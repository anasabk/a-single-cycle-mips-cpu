==> flow/design.v <==
module mult_dp_16(
	input [15:0] multiplicand, multiplier, added,
	input wr_shift_reg, 
		   wr_counter, 
		   sl_shift, 
		   rt_shift_reg, 
		   rt_counter,
		   rt_multiplicand,
			clock,
	output [15:0] toAdder, multiplicandOut,
	output [4:0] counterOut, 
	output ls_bit,
	output [31:0] result
);
	reg [4:0] counter;
	reg [15:0] multiplicandReg;
	reg [31:0] shiftReg = 32'b0;
	assign counterOut = counter;
	assign ls_bit = shiftReg[0];
	assign multiplicandOut = multiplicandReg;
	assign toAdder = shiftReg[31:16];
	assign result = shiftReg;
	always @ (posedge clock) begin
		if(sl_shift) begin
			if(wr_shift_reg) shiftReg <= {1'b0, added, shiftReg[15:1]};
			else shiftReg <= {1'b0, shiftReg[31:1]};
		end
		else if(rt_shift_reg) shiftReg <= {16'b0, multiplier};
		if(rt_multiplicand) multiplicandReg <= multiplicand;
		if(wr_counter) counter <= counter + 5'd1;
		if(rt_counter) counter <= 5'd0;
	end
endmodule
# Reports on mult_dp_16
# Tool output for the design above, in the order of the flow.
# Lines are those of the file above, counted from 1.
# Cell names lack the library's common part.
# Not given: n/a
# setup
top_module,mult_dp_16
clk_port,clock
cell_library,sky130hd
pvt_corner,tt_025C_1v80

# Word level
# Counts by Yosys on the flattened word-level netlist (proc, flatten, opt, wreduce; memories kept). Register bits leave out memories and registers merged into their read ports (data or address). Print and check cells are left out. Cells with the same type and inputs are merged into one.
# bits
register_bits,53
in_bits,55
out_inout_bits,70
elab_cells,8
# classes
addsub,1
mux,3
n_reduce_logical,1
# op_table
cell,n
32-bit 2-to-1 mux,2
31-bit 2-to-1 mux,1
5-bit by 1-bit adder with 5-bit output with constant B,1
2-bit nonzero test,1

# Depth
# Yosys ltp: most cells in a row. Word level: on the elaborated netlist, between registers, memories and ports. Mapped: between sequential cells and ports; inverters and the memories' decode and read muxes count.
# logic_depth
depth_word,2
ABC_AREA,0
mapped_depth,4
ltp_nobuf,3

# Mapped cells and area
# Yosys stat after the flow's synthesis: flattened, memories mapped to cells. It holds for the ABC_AREA given above (unset counts as 0); a run with the other value may have another netlist.
# The area totals of this step are shown rounded.
# by_type
cell,n,area_total_um2
edfxtp_1,47,1.41E+03
mux2_2,15,168.912
mux2i_1,16,160.154
buf_4,19,142.637
dfxtp_1,5,100.096
nor2b_1,16,100.096
buf_6,3,33.782
mux2_1,2,22.522
buf_12,1,20.019
nor2_1,5,18.768
buf_8,1,15.014
ha_1,1,12.512
nand4_1,2,12.512
a21bo_2,1,10.01
a21oi_1,2,10.01
xnor2_1,1,8.758
and3_2,1,7.507
nand3b_1,1,7.507
# Other cell types: 3; their cells: 3.
# mapped
stdcells,142
synth_area_um2,2280
sequential_area_um2,1510
ff_cells,52
n_buf,25

# Path before layout
# OpenSTA on the mapped netlist: ideal clock, no wires. The path of least setup slack (recovery checks aside). Input and output delay are each 20% of the period. Register names are those of the netlist, which keeps one name where synthesis merged equal registers.
# synth_path
kind,in2reg
from,in sl_shift
to,reg shiftReg[0]
tclk_ps,2780
in_delay_ps,556
setup_ps,327
t_first_pin_ps,556
arrival_time_ps,1300
t_required_ps,2453
slack_ps,1153
path_delay_ps,1071
path_stages,3
path_buffers,2
synth_period_reached_ps,1627
# "path_delay_ps" = arrival - input delay + setup time.
# "path_stages": output pins that drive a net of the path, with the launching flip-flop's if there is one; two outputs of one cell count as two.
# "synth_period_reached_ps" is the clock period less the worst setup slack; recovery checks do not enter. This is arithmetic on one report: input and output delays are still those of the set period (20% each).
# Between the ends stands the longest chain of elaborated cells between them, by number of cells; it is not shown to be the way that was timed. Of several equally long chains one is given.
# Each line given opens the expression or statement behind the cell; cells for indexed reads and writes are added by Yosys, which also makes memories of some case tables.
# At most two assigning lines are given for a register; there are more.
# Only ways into the end's enable, where the timed path ends, are counted here.
# synth_via
cell_sequence,buf_6 > buf_6 > or2_2
elab_chain_cells,1
cone_cells,1
lines_between,0
classes_between,reduce/logical: 1
# synth_rtl
item,line,text
start: declaration,5,"sl_shift,"
2-bit nonzero test,n/a,
end: assignment,25,"if(wr_shift_reg) shiftReg <= {1'b0, added, shiftReg[15:1]};"
end: assignment,26,"else shiftReg <= {1'b0, shiftReg[31:1]};"
end: declaration,17,reg [31:0] shiftReg = 32'b0;

# Worst path after layout
# From the final timing report of job 1: the path of least setup slack in the routed layout; clock arrival at registers is part of the times.
# The path's times are printed in steps of 10 ps; the period is the one set.
# layout_path
kind,reg2out
from,reg shiftReg[27]
to,out result[27]
tclk_ps,975
output_delay_ps,190
t_first_pin_ps,310
arrival_time_ps,1030
t_required_ps,780
slack_ps,-250
path_stages,3
path_buffers,2
# At most two assigning lines are given for a register; there are more.
# layout_via
cell_sequence,edfxtp_1 > buf_4 > buf_2
elab_chain_cells,0
cone_cells,0
lines_between,0
# layout_rtl
item,line,text
start: declaration,17,reg [31:0] shiftReg = 32'b0;
start: assignment,25,"if(wr_shift_reg) shiftReg <= {1'b0, added, shiftReg[15:1]};"
start: assignment,26,"else shiftReg <= {1'b0, shiftReg[31:1]};"
end: declaration,13,output [31:0] result

# Flow measurements of mult_dp_16 on sky130hd: 2 stored runs with different settings, listed in no order. Input and output delays are each 20% of the period that was set; the output load is 0.01 pF.
# By "achieved_period_ps" is meant the clock period of the run minus its worst setup slack. This is arithmetic on one report: input and output delays are still those of the set period (20% each).
# "worst_path_ps" means the part of the period allowed to the worst setup path (the constraints hold back 20% at inputs and 20% at outputs) less its slack; where the path has registers, the arrival times of their clocks count too.
# "power.total_uw" is the tool's figure for a default switching activity; nothing was simulated.
# "worst_path_ps" is known to 10 ps.
# The results are shown rounded.
# Settings: - = not set for that run.
item,job 1,job 2
period_ns,0.975,0.969
CORE_UTILIZATION,28,35
SETUP_SLACK_MARGIN,0.27,-
CELL_PAD_IN_SITES_DETAIL_PLACEMENT,0,-
TNS_END_PERCENT,65,50
ABC_AREA,0,1
GPL_TIMING_DRIVEN,1,-
CAP_MARGIN,20,20
CORE_MARGIN,2,10
SLEW_MARGIN,20,20
PLACE_DENSITY,-,0.38
CORE_ASPECT_RATIO,-,1.31
CTS_CLUSTER_SIZE,-,20
power.total_uw,5170,5000
synth_chip_area_um2,2280,2190
worst_path_ps,1030,920
critical_path_type,reg2out,reg2out
setupTns_ps,-6940,-5230
achieved_period_ps,1227,1109
post_route_util_pct,47.9,58.9
hold_worst_slack_ps,381,452
fin_ws_ps,-252,-140
total_die_area_um2,8870,9840
layout_stdcell_area_um2,3740,3510
